==> flow/design.v <==
module uart_tx
(
    input           rst_n,
    input           clk,
    input           enable,
    input   [7:0]   data,
    input   [7:0]   clk_ratio,
    output reg      tx_active,
    output reg      tx
);
localparam  IDLE_STATE=0;
localparam  STARTBIT_STATE=1;
localparam  DATABITS_STATE=2;
localparam  STOPBIT_STATE=3;
reg [3:0]   state;
reg [2:0]   bit_cnt;
reg [3:0]   next_state;
reg         next_tx_active;
reg         next_tx;
reg [2:0]   next_bit_cnt;
reg [7:0]   clk_cnt;
always @(posedge clk or negedge rst_n) begin
    if(~rst_n) begin
        state       <= 4'b1 << IDLE_STATE;
        tx          <= 1'b1;
        tx_active   <= 1'b0;
        bit_cnt     <= 3'b0;
    end else begin
        state       <= next_state;
        tx          <= next_tx;
        tx_active   <= next_tx_active;
        bit_cnt     <= next_bit_cnt;
    end
end
always @(*) begin
    next_state      = state;
    next_tx         = tx;
    next_tx_active  = tx_active;
    next_bit_cnt    = bit_cnt;
    if(clk_cnt == clk_ratio) begin
        next_state = 0;
        case(1'b1)
            state[IDLE_STATE]:
                if(enable) begin
                    next_state[STARTBIT_STATE] = 1;
                    next_tx = 0;
                    next_tx_active = 1;
                end 
                else
                    next_state[IDLE_STATE] = 1;
            state[STARTBIT_STATE]:
                begin
                    next_state[DATABITS_STATE] = 1;
                    next_bit_cnt               = 0;
                    next_tx                    = data[0];
                end
            state[DATABITS_STATE]:
                if(bit_cnt == 7) begin
                    next_state[STOPBIT_STATE] = 1;
                    next_bit_cnt              = 0;
                    next_tx                   = 1;
                    next_tx_active            = 0;
                end else begin
                    next_state[DATABITS_STATE] = 1;
                    next_bit_cnt               = bit_cnt + 1;
                    next_tx                    = data[next_bit_cnt];
                end
            state[STOPBIT_STATE]:
                if(enable) begin
                    next_state[STARTBIT_STATE] = 1;
                    next_tx = 0;
                    next_tx_active = 1;
                end
                else
                begin
                    next_state[IDLE_STATE] = 1;
                    next_tx                = 1;
                end
        endcase
    end
end
always @(posedge clk or negedge rst_n) begin
    if(~rst_n)
        clk_cnt <= 8'h00;
    else if(clk_cnt == clk_ratio)
        clk_cnt <= 8'h00;
    else
        clk_cnt <= clk_cnt + 1;
end
endmodule
**Tool chain data of uart_tx**

Tool output for the design above, in the order of the flow.
Line numbers count from 1 in the design file above.
Library cell names are shortened.
A cell with -- has no value.

- Top: uart_tx
- Clock input: clk
- Cell library: sky130hd
- Library corner: tt_025C_1v80

**After elaboration**

Source: Yosys, flattened and elaborated, memories not mapped. Widths are those after wreduce. Registers that Yosys merges into a memory's read port (data or address) are not register bits. Print and check cells do not count. Equal cells are merged and count once.

- Add/subtract/negate cells: 2
- Equal/unequal tests: 5
- Shift operators: 1
- Multiplexer cells: 30
- Bitwise logic cells: 1
- Reduce/logical cells: 6

Operators with widths:

| cell | number |
|---|---|
| 1-bit 2-to-1 mux | 22 |
| 3-bit 2-to-1 mux | 3 |
| 8-bit by 1-bit adder with 8-bit output (second input constant) | 1 |
| 8-bit by 3-bit variable part select with 1-bit output | 1 |
| 8-bit == test | 1 |
| 8-bit 2-to-1 mux | 1 |
| 2-bit 2-to-1 mux | 4 |
| 3-bit AND reduction | 2 |
| 2-bit inequality test (second input constant) | 2 |
| 4-bit AND reduction | 1 |
| 4-bit nonzero test | 1 |
| 3-bit by 1-bit adder with 3-bit output (second input constant) | 1 |
| 3-bit by 2-bit inequality test with 1-bit output (second input constant) | 1 |
| 3-bit == test (second input constant) | 1 |
| 3-bit nonzero test | 1 |
| 2-bit nonzero test | 1 |
| 1-bit inverter | 1 |

- Register bits: 17
- Input port bits: 19
- Output and inout port bits: 2
- Elaborated cells: 50

**Longest topological paths**

Yosys ltp: most cells in a row. Word level: on the elaborated netlist, between registers, memories and ports. Mapped: between sequential cells and ports; inverters and the memories' decode and read muxes count.

- Depth in word-level cells: 6
- ABC_AREA: 0
- Mapped depth: 6
- Depth with buffers taken out: 6

**Netlist**

Source: synth_stat.txt of the flow (Yosys; design flattened, memories mapped). It holds for the ABC_AREA given above (unset counts as 0); a run with the other value may have another netlist.
Totals and module areas in this step are rounded.

Cells by type:

| type | number | total area (µm²) |
|---|---|---|
| dfrtp_1 | 15 | 375.36 |
| xor2_1 | 13 | 113.859 |
| dfstp_2 | 2 | 52.55 |
| mux2i_1 | 5 | 50.048 |
| nand3_1 | 9 | 45.043 |
| nor4_4 | 2 | 42.541 |
| ha_1 | 3 | 37.536 |
| nor2_1 | 10 | 37.536 |
| and3_1 | 4 | 25.024 |
| inv_1 | 6 | 22.522 |
| mux2_1 | 2 | 22.522 |
| mux4_2 | 1 | 22.522 |
| a32o_1 | 2 | 20.019 |
| nor3_1 | 4 | 20.019 |
| nor3b_1 | 2 | 15.014 |
| a31oi_1 | 2 | 12.512 |
| nor2b_1 | 2 | 12.512 |
| buf_6 | 1 | 11.261 |

Other cell types: 17; their cells: 20.

- Mapped cells: 105
- Mapped area: 0.00107 mm²
- Sequential area: 0.0004279 mm²
- Mapped flip-flops: 17
- Buffer cells: 6

**Worst setup path after synthesis**

Source: OpenSTA report_checks on the synthesized netlist (no wires, ideal clock, input and output delay 20% of the period each), path of least setup slack; recovery checks are left aside. Register names are those of the netlist, which keeps one name where synthesis merged equal registers.

- Path type: register to register
- From: register clk_cnt[1]
- To: register state[3]
- Period: 1600 ps
- Setup time: 127 ps
- Time at the first pin: 0 ps
- Data arrival time: 1605 ps
- Required time: 1473 ps
- Slack: -133 ps
- Path delay: 1732 ps
- Driving pins on the path: 6
- Buffers on the path: 1
- Synthesis period reached: 1733 ps

"path delay" = arrival - input delay + setup time.
"driving pins on the path": output pins that drive a net of the path, with the launching flip-flop's if there is one; two outputs of one cell count as two.
"synthesis period reached" is the clock period less the worst setup slack; recovery checks do not enter. This is arithmetic on one report: input and output delays are still those of the set period (20% each).
The rows between start and end are the longest chain of elaborated cells between them; the timing report does not say that the signal goes this way. Where chains are equally long, one stands for them.
Each line given opens the expression or statement behind the cell; cells for indexed reads and writes are added by Yosys, which also makes memories of some case tables.
A register here has more assigning lines than the two given.

- Cell sequence: dfrtp_1 -> xor2_1 -> nor4_4 -> and2_1 -> buf_4 -> mux2_1
- Cells in the longest elaborated chain: 1
- Elaborated cells between the ends (all ways): 1
- Those cells by class: eq/ne (1)

Ends and longest elaborated chain, after synthesis:

| item | line | text |
|---|---|---|
| from (decl) | 21 | `reg [7:0]   clk_cnt;` |
| from (assign) | 84 | `clk_cnt <= 8'h00;` |
| from (assign) | 88 | `clk_cnt <= clk_cnt + 1;` |
| 8-bit == test | 40 | `if(clk_cnt == clk_ratio) begin` |
| to (assign) | 24 | `state       <= 4'b1 << IDLE_STATE;` |
| to (assign) | 29 | `state       <= next_state;` |
| to (decl) | 15 | `reg [3:0]   state;` |

**Timing after layout**

From the final timing report of stored run 2: the path of least setup slack in the routed layout; clock arrival at registers is part of the times.
The path's times are printed in steps of 10 ps; the period is the one set.

- Path type: register to register
- From: register clk_cnt[1]
- To: register bit_cnt[1]
- Period: 1210 ps
- Setup time: 110 ps
- Time at the first pin: 300 ps
- Data arrival time: 1870 ps
- Required time: 1400 ps
- Slack: -460 ps
- Driving pins on the path: 6
- Buffers on the path: 1

The rows between start and end are the longest chain of elaborated cells between them; the timing report does not say that the signal goes this way. Where chains are equally long, one stands for them.
A register here has more assigning lines than the two given.

- Cell sequence: dfrtp_1 -> xor2_1 -> nor4_4 -> buf_4 -> nand3_1 -> mux2_1
- Cells in the longest elaborated chain: 2
- Elaborated cells between the ends (all ways): 2
- Those cells by class: eq/ne (1); reduce/logical (1)

Ends and longest elaborated chain, post-layout:

| item | line | text |
|---|---|---|
| from (decl) | 21 | `reg [7:0]   clk_cnt;` |
| from (assign) | 84 | `clk_cnt <= 8'h00;` |
| from (assign) | 88 | `clk_cnt <= clk_cnt + 1;` |
| 8-bit == test | 40 | `if(clk_cnt == clk_ratio) begin` |
| 3-bit AND reduction | -- |  |
| to (assign) | 27 | `bit_cnt     <= 3'b0;` |
| to (assign) | 32 | `bit_cnt     <= next_bit_cnt;` |
| to (decl) | 16 | `reg [2:0]   bit_cnt;` |

Ticket comment

Stored flow runs of uart_tx (2 of them; Yosys, OpenROAD, sky130hd). They differ in their settings and are not a sequence. Constraints: input delay and output delay 20% of the set period each, output load 0.01 pF.
"period reached" = clock period - worst setup slack. The figure is calculated, with input and output delays left at 20% of the set period.
"time on the worst setup path": the worst setup path's part of the clock period (all of it between registers, 20% less for each end at a port) less its slack. A launch clock that arrives late makes it longer, a capture clock that arrives late makes it shorter.
"time on the worst setup path" is given in steps of 10 ps.
Results are given in rounded form.
A setting shown as -- is not set for that run.
A result given as -- is not shown for that run.

| name | stored run 1 | stored run 2 |
|---|---|---|
| period_ns | 2.06 | 1.21 |
| CORE_UTILIZATION | 50 | 52 |
| SETUP_SLACK_MARGIN | 0.24 | -0.05 |
| PLACE_DENSITY_LB_ADDON | 0.21 | 0.02 |
| CORE_MARGIN | 8 | 2 |
| CELL_PAD_IN_SITES_GLOBAL_PLACEMENT | 2 | -- |
| CELL_PAD_IN_SITES_DETAIL_PLACEMENT | 2 | -- |
| GPL_ROUTABILITY_DRIVEN | 0 | -- |
| SLEW_MARGIN | 25 | 30 |
| MIN_ROUTING_LAYER | met2 | -- |
| CAP_MARGIN | 20 | 20 |
| ABC_AREA | -- | 0 |
| setup slack of the worst path (ps) | -- | -464 |
| netlist area reported by Yosys (mm²) | -- | 0.00107 |
| utilization of the finished layout | -- | 0.798 |
| die size (mm²) | -- | 0.002436 |
| time on the worst setup path (ps) | -- | 1670 |
| worst setup path type | -- | register to register |
| standard-cell area after layout (mm²) | -- | 0.00155 |
| period reached (ps) | -- | 1674 |

Stored run 1: not finished: placement ended with error FLW-0024

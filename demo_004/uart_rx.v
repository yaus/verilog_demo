==> flow/design.v <==
module uart_rx
(
    input               rst_n,
    input               clk,
    input               rx,
    input               enable,
    input       [7:0]   clk_ratio,
    output reg  [7:0]   data,
    output reg          rx_valid,
    output reg          rx_error
);
localparam IDLE_STATE=0;
localparam STARTBIT_STATE=1;
localparam DATABITS_STATE=2;
localparam STOPBIT_STATE=3;
localparam END_STATE=4;
reg [4:0]   state;
reg [4:0]   next_state;
reg         clk_start;
reg         next_clk_start;
reg [2:0]   next_data_cnt;
reg [2:0]   data_cnt;
reg [7:0]   next_data;
reg [7:0]   rx_data;
reg [7:0]   next_rx_data;
reg         next_rx_valid;
reg         next_rx_error;
reg [7:0]   clk_cnt;
wire        rx_ff;
sync
#(  .WIDTH(1)   )
u_synchronizer
(
    .clk(clk),
    .rst_n(rst_n),
    .din(rx),
    .dout(rx_ff)
);
wire sample_tick = clk_ratio[7:1] == clk_cnt[6:0];
wire cnt_overflow = clk_cnt == clk_ratio;
always @(*) begin
    next_state      = 0;
    next_clk_start  = clk_start;
    next_rx_data    = rx_data;
    next_rx_valid   = 0;
    next_rx_error   = rx_error;
    next_data       = data;
    next_data_cnt   = data_cnt;
    case(1'b1) 
        state[IDLE_STATE]:
            if(rx_ff == 0 && enable) begin
                next_state[STARTBIT_STATE] = 1;
                next_clk_start = 1;
            end else begin
                next_state[IDLE_STATE] = 1;
            end
        state[STARTBIT_STATE]:
            if(cnt_overflow)
                next_state[DATABITS_STATE] = 1;
            else
                next_state[STARTBIT_STATE] = 1;
        state[DATABITS_STATE]:
            if(sample_tick) begin
                next_data_cnt = data_cnt + 1;
                next_rx_data[data_cnt] = rx_ff;
                if(data_cnt == 7)
                    next_state[STOPBIT_STATE] = 1;
                else
                    next_state[DATABITS_STATE] = 1;
            end else
                next_state[DATABITS_STATE] = 1;
        state[STOPBIT_STATE]:
            if(sample_tick) begin
                next_rx_error = ~rx_ff;
                next_state[END_STATE] = 1;
            end else begin
                next_state[STOPBIT_STATE] = 1;
            end
        state[END_STATE]: 
            begin
                next_rx_valid          = 1;
                next_data_cnt          = 0;
                next_data              = rx_data;
                next_state[IDLE_STATE] = 1;
                next_clk_start         = 0;
            end
    endcase
end
always @(posedge clk or negedge rst_n) begin
    if(~rst_n) begin
        clk_cnt <= 0;
    end
    else if(clk_cnt == clk_ratio) begin
        clk_cnt <= 0;
    end
    else if(clk_start) begin
        clk_cnt <= clk_cnt + 1;
    end
    else begin
        clk_cnt <= 0;
    end
end
always @(posedge clk or negedge rst_n) begin
    if(~rst_n) begin
        state       <= 1 << IDLE_STATE;
        rx_data     <= 8'h00;
        rx_valid    <= 0;
        rx_error    <= 0;
        data        <= 8'h00;
        data_cnt    <= 3'h0;
        clk_start   <= 0;
    end
    else begin
        state       <= next_state;
        rx_data     <= next_rx_data;
        rx_valid    <= next_rx_valid;
        rx_error    <= next_rx_error;
        data        <= next_data;
        data_cnt    <= next_data_cnt;
        clk_start   <= next_clk_start;
    end
end
endmodule
module sync
#(
    parameter STAGE=3,
    parameter WIDTH=1
)
(
    input               clk,
    input               rst_n,
    input  [WIDTH-1:0]  din,
    output [WIDTH-1:0]  dout
);
reg [WIDTH-1:0] din_ff[STAGE-1:0];
always @(posedge clk or negedge rst_n) begin
    if(~rst_n) 
        din_ff[0] <= 0;
    else
        din_ff[0] <= din;
end
generate
genvar i;
for(i=1;i<STAGE;i=i+1) begin:SYNC_STAGE
    always @(posedge clk or negedge rst_n) begin
        if(~rst_n) 
            din_ff[i] <= 0;
        else
            din_ff[i] <= din_ff[i-1];
    end
end
endgenerate
assign dout = din_ff[STAGE-1];
endmodule
[Tool chain data of uart_rx]
What the tools print for uart_rx, step after step.
Line numbers count from 1 in the design file above.
Operators carry their Yosys type and port widths (W data, S select, Z words).
Cell names lack the library's common part.
Not given: --
Set-up
  top module: uart_rx
  clock port: clk
  library: sky130hd
  corner: tt_025C_1v80

[Elaborated design]
Source: Yosys, flattened and elaborated. Widths are those after wreduce. Registers that Yosys merges into a memory's read port (data or address) are not register bits. Print and check cells do not count. Equal cells are merged and count once.
Bit counts
  flip-flop bits (word level): 38
  input port bits: 12
  output and inout port bits: 10
Cells by class
  $add $sub $neg: 3
  equality and inequality tests: 9
  shift operators: 2
  multiplexer cells: 41
  bitwise logic cells: 8
  reduce/logical cells: 8
Operator list (number)
  $mux W1: 35
  $reduce_and A5 Y1: 4
  $mux W8: 2
  $mux W3: 4
  $shift A1 B4 Y8: 1
  $shift A1 B4 Y8 const A: 1
  $ne A2 B2 Y1 const B: 4
  $add A8 B1 Y8 const B: 1
  $eq A8 B8 Y1: 1
  $and A8 B8 Y8: 1
  $or A8 B8 Y8: 1
  $not A8 Y8: 1
  $eq A7 B7 Y1: 1
  $not A1 Y1: 5
  $ne A2 B1 Y1 const B: 2
  $reduce_bool A2 Y1: 2
  $neg A3 Y4: 1
  $reduce_and A4 Y1: 1
  $add A3 B1 Y3 const B: 1
  $eq A3 B3 Y1 const B: 1
  $logic_and A1 B1 Y1: 1

[Logic depth]
Yosys ltp: most cells in a row. Word level: on the elaborated netlist, between registers, memories and ports. Mapped: between sequential cells and ports; inverters and the memories' decode and read muxes count.
Logic depth
  depth after elaboration: 6
  ABC_AREA: 0
  depth in mapped cells: 7
  depth with buffers taken out: 6

[Netlist]
The flow's flattened synthesis, as Yosys stat reports it; memories are mapped. The netlist is that of the ABC_AREA named above (0 if unset); the other value can give another one.
Cells by type (number)
  dfrtp_1: 37
  xnor2_1: 15
  mux2_2: 8
  ha_1: 5
  nand4_1: 9
  xor2_1: 6
  o21ai_0: 10
  mux2_1: 4
  nor2_1: 12
  nand3_1: 7
  xnor2_2: 2
  o31ai_1: 4
  dfstp_2: 1
  buf_6: 2
  inv_1: 6
  o21a_1: 3
  and4_2: 2
  nand2_1: 5
Other cell types: 22; their cells: 28.
Mapped netlist
  mapped cells: 166
  synthesis area: 1898.1 um^2
  sequential part of the area: 952.2 um^2
  mapped flip-flops: 38
The figures by module come from a second, unflattened synthesis with its own total; it is not the netlist above.
Second synthesis, totals
  cell total of the unflattened synthesis: 163
  area (unflattened synthesis): 1880.6 um^2
Rows give one instance, submodules left out.
By module
  uart_rx: instances 1, cells 160, area 1805.5 um^2, sequential area 877.1 um^2
  sync (WIDTH=1): instances 1, cells 3, area 75.1 um^2, sequential area 75.1 um^2

[Timing after synthesis]
Source: OpenSTA report_checks on the synthesized netlist (no wires, ideal clock, input and output delay 20% of the period each), path of least setup slack; recovery checks are left aside. Register names are those of the netlist, which keeps one name where synthesis merged equal registers.
Timing path after synthesis
  path type: flip-flop to flip-flop
  start point: register data_cnt[0]
  end point: register rx_data[4]
  period: 1.73 ns
  library setup time: 0.127 ns
  time at the first pin: 0.000 ns
  arrival: 1.743 ns
  path slack: -0.140 ns
  path delay: 1.870 ns
  stages: 8
  synthesis period reached: 1.87 ns
"path delay" = arrival - input delay + setup time.
"stages" counts driving pins, that of a launching flip-flop among them; a cell with two outputs on the path counts twice.
"synthesis period reached" is the clock period less the worst setup slack; recovery checks do not enter. This is arithmetic on one report: input and output delays are still those of the set period (20% each).
Between the ends stands the longest chain of elaborated cells between them, by number of cells; it is not shown to be the way that was timed. Of several equally long chains one is given.
A line is the first line of the expression or statement that the cell stems from. Yosys adds cells for indexed reads and writes and turns some case tables into memories.
On the way, after synthesis
  path through: dfrtp_1 clkbuf_1 inv_1 ha_1 xor2_1 nor4_1 nand3_1 mux2_1
  length of the longest elaborated chain: 5
RTL lines, path after synthesis
  from (decl): line 22  | reg [2:0]   data_cnt;
  from (assign): line 110  | data_cnt    <= 3'h0;
  from (assign): line 119  | data_cnt    <= next_data_cnt;
  $neg A3 Y4: line 65  | next_rx_data[data_cnt] = rx_ff;
  $shift A1 B4 Y8: line 65
  $not A8 Y8: line 65
  $and A8 B8 Y8: line 65
  $or A8 B8 Y8: line 65
  to (assign): line 106  | rx_data     <= 8'h00;
  to (assign): line 115  | rx_data     <= next_rx_data;
  to (decl): line 24  | reg [7:0]   rx_data;

[Worst path after layout]
Path of least setup slack in the final report of run A (OpenROAD, finished layout, wires in). Where an end is a register, its clock arrival counts in the times.
Timing path post-layout
  path type: flip-flop to flip-flop
  start point: register data_cnt[1]
  end point: register rx_data[6]
  period: 2.18 ns
  library setup time: 0.12 ns
  time at the first pin: 0.28 ns
  arrival: 2.01 ns
  path slack: 0.33 ns
  stages: 6
Between the ends stands the longest chain of elaborated cells between them, by number of cells; it is not shown to be the way that was timed. Of several equally long chains one is given.
On the way, post-layout
  path through: dfrtp_1 inv_1 ha_1 xor2_1 nand4_1 mux2_1
  length of the longest elaborated chain: 5
RTL lines, path post-layout
  from (decl): line 22  | reg [2:0]   data_cnt;
  from (assign): line 110  | data_cnt    <= 3'h0;
  from (assign): line 119  | data_cnt    <= next_data_cnt;
  $neg A3 Y4: line 65  | next_rx_data[data_cnt] = rx_ff;
  $shift A1 B4 Y8: line 65
  $not A8 Y8: line 65
  $and A8 B8 Y8: line 65
  $or A8 B8 Y8: line 65
  to (assign): line 106  | rx_data     <= 8'h00;
  to (assign): line 115  | rx_data     <= next_rx_data;
  to (decl): line 24  | reg [7:0]   rx_data;

## Implementation results

2 stored runs of uart_rx in the flow (synthesis by Yosys, layout by OpenROAD, sky130hd cells), in arbitrary order. Constraints: input delay and output delay 20% of the set period each, output load 0.01 pF.
"period achieved" is the run's clock period less its worst setup slack. It is reckoned from that one timing run; input and output delays stay at 20% of the period that was set.
By "time used up by the worst setup path" is meant the share of the clock period that the worst setup path is allowed (20% is reserved at inputs, 20% at outputs), minus its slack. Clock arrival times at its registers enter into it.
By "total power after layout" is meant OpenSTA's value without simulated activity: inputs other than the clock are taken to toggle once in ten clock periods, and the tool carries that through the logic.

==> run A: settings <==
{ "period_ns": 2.18, "SETUP_SLACK_MARGIN": 0.17, "CAP_MARGIN": 20, "CORE_MARGIN": 2, "CORE_UTILIZATION": 40, "SLEW_MARGIN": 20 }
==> run A: results <==
chip area in the Yosys report: 1898.1 um^2
total die area: 5312.2 um^2
std-cell area (final layout): 2232.1 um^2
final design utilization: 47.9 %
worst setup slack after layout: 0.333 ns
total negative slack: 0.000 ns
total power after layout: 2212 uW
period achieved: 1.847 ns
time used up by the worst setup path: 1.85 ns
kind of the worst setup path: flip-flop to flip-flop

==> run B: settings <==
{ "period_ns": 1.85, "CORE_UTILIZATION": 17, "SETUP_SLACK_MARGIN": 0.31, "PLACE_DENSITY_LB_ADDON": 0.25, "CORE_ASPECT_RATIO": 1.99, "CORE_MARGIN": 2, "GPL_TIMING_DRIVEN": 0, "GPL_ROUTABILITY_DRIVEN": 1, "CTS_CLUSTER_DIAMETER": 106, "MIN_ROUTING_LAYER": "met2", "CAP_MARGIN": 20, "SLEW_MARGIN": 20 }
==> run B: results <==
chip area in the Yosys report: 1898.1 um^2
total die area: 12077.2 um^2
std-cell area (final layout): 2924.1 um^2
final design utilization: 26.7 %
worst setup slack after layout: 0.213 ns
total negative slack: 0.000 ns
total power after layout: 3707 uW
period achieved: 1.637 ns
time used up by the worst setup path: 1.64 ns
kind of the worst setup path: flip-flop to flip-flop
